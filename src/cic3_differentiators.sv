==> flow/design.v <==
module cic3_differentiators
    #(parameter DECIMATION_FACTOR = 256,  
    parameter CLOCK_WIDTH = $clog2(DECIMATION_FACTOR),
    parameter NUMBITS = 3*CLOCK_WIDTH+1)
    (output logic [NUMBITS-1:0] out,  
    input logic [NUMBITS-1:0] in,  
    input logic divided_clk,  
    input logic reset_n);  
logic [NUMBITS-1:0] in_d;
logic [NUMBITS-1:0] diff1;
logic [NUMBITS-1:0] diff2;
logic [NUMBITS-1:0] diff3;
logic [NUMBITS-1:0] diff1_d;
logic [NUMBITS-1:0] diff2_d;
always_ff @ (negedge divided_clk or negedge reset_n) begin 
    if(!reset_n) begin
        in_d <= 'b0; 
        diff1_d <= 'b0; 
        diff2_d <= 'b0; 
        diff1 <= 'b0; 
        diff2 <= 'b0; 
        diff3 <= 'b0;
    end 
    else begin 
        diff1 <= in - in_d; 
        diff2 <= diff1 - diff1_d; 
        diff3 <= diff2 - diff2_d; 
        in_d <= in;  
        diff1_d <= diff1; 
        diff2_d <= diff2; 
    end
end  
always_ff @ (posedge divided_clk)  
    out <= diff3;
endmodule
== Step by step through the tools: cic3_differentiators ==
The steps from the RTL of cic3_differentiators to its reports follow in flow order.
Line numbers count from 1 in the design file above.
Operators carry their Yosys type and port widths (W data, S select, Z words).
Library cell names are shortened.
Not given: -

* Top: cic3_differentiators
* Clock: divided_clk
* Library: sky130hd
* Timing corner: tt_025C_1v80

== After elaboration ==
Yosys after proc, flatten, opt, wreduce and memory -nomap, before mapping. Enables and synchronous resets that opt folds into registers are not counted as muxes. Memory bits, and registers merged into a memory's read port (data or address), are not among the register bits. Print and check cells are not counted. Equal cells are merged and count once.

* Register bits: 175
* Bits of input ports: 27
* Output and inout bits: 25
* Elaborated cells: 10

* Add/subtract/negate cells: 3

{| class="wikitable"
|+ Operators by type and width
! kind !! number
|-
| $sub A25 B25 Y25 || 3
|}

== Depth ==
Yosys ltp: most cells in a row. Word level: on the elaborated netlist, between registers, memories and ports. Mapped: between sequential cells and ports; inverters and the memories' decode and read muxes count.

* Word-level depth: 1
* ABC_AREA: 0
* Gate-level depth with buffers: 10
* Depth with buffers taken out: 10

== Netlist ==
The flow's flattened synthesis, as Yosys stat reports it; memories are mapped. The netlist is that of the ABC_AREA named above (0 if unset); the other value can give another one.
Totals and module areas in this step are rounded.

{| class="wikitable"
|+ Cells by type
! type !! number !! area in all (µm²)
|-
| dfrtn_1 || 150 || 3,753.6
|-
| ha_1 || 72 || 900.864
|-
| dfxtp_1 || 25 || 500.48
|-
| xnor2_1 || 47 || 411.645
|-
| inv_1 || 93 || 349.085
|-
| a21oi_1 || 65 || 325.312
|-
| xor2_1 || 19 || 166.41
|-
| a21o_1 || 22 || 165.158
|-
| nand2_1 || 43 || 161.405
|-
| o21ai_0 || 31 || 155.149
|-
| nor2_1 || 39 || 146.39
|-
| o21a_1 || 10 || 75.072
|-
| a31oi_1 || 11 || 68.816
|-
| fa_1 || 3 || 60.058
|-
| and3_1 || 8 || 50.048
|-
| nand2b_1 || 8 || 50.048
|-
| nand3_1 || 10 || 50.048
|-
| and4_1 || 5 || 43.792
|}

Other cell types: 43; their cells: 93.

* Cells in the netlist: 754
* Mapped area: 8,190 µm²
* Area of sequential cells: 4,250 µm²
* Mapped flip-flops: 175

Memo
Re: implementation data of cic3_differentiators

Top module cic3_differentiators; platform sky130hd; tools Yosys and OpenROAD; 2 stored runs in no particular order. Input and output delays are each 20% of the period that was set; the output load is 0.01 pF.
"overall power": no workload was simulated; the value follows from the tool's default switching activity.
Values from the reports are rounded here.

=== Entry A ===
{| class="wikitable"
! Setting !! Value
|-
| period_ns || 8.2
|-
| SETUP_SLACK_MARGIN || 0.2
|-
| CAP_MARGIN || 20
|-
| CORE_MARGIN || 2
|-
| CORE_UTILIZATION || 40
|-
| SLEW_MARGIN || 20
|-
! Result !! Value
|-
| Area of the synthesized netlist || 8,190 µm²
|-
| Die footprint || 21,600 µm²
|-
| Final utilization || 48.2%
|-
| Worst setup slack after layout || 446 ps
|-
| Total negative slack on setup checks || 0 ps
|-
| Worst hold slack || 319 ps
|-
| Overall power || 0.00387 W
|}

=== Entry B ===
{| class="wikitable"
! Setting !! Value
|-
| period_ns || 8.85
|-
| CORE_UTILIZATION || 63
|-
| CORE_ASPECT_RATIO || 1.12
|-
| CORE_MARGIN || 2
|-
| CELL_PAD_IN_SITES_DETAIL_PLACEMENT || 1
|-
| ABC_AREA || 0
|-
| GPL_TIMING_DRIVEN || 0
|-
| CTS_CLUSTER_SIZE || 50
|-
| MAX_ROUTING_LAYER || met4
|-
| CAP_MARGIN || 20
|-
| SLEW_MARGIN || 20
|-
! Result !! Value
|-
| Area of the synthesized netlist || 8,190 µm²
|-
| Die footprint || 13,900 µm²
|-
| Final utilization || 74.0%
|-
| Worst setup slack after layout || 96 ps
|-
| Total negative slack on setup checks || 0 ps
|-
| Worst hold slack || 336 ps
|-
| Overall power || 0.00399 W
|}
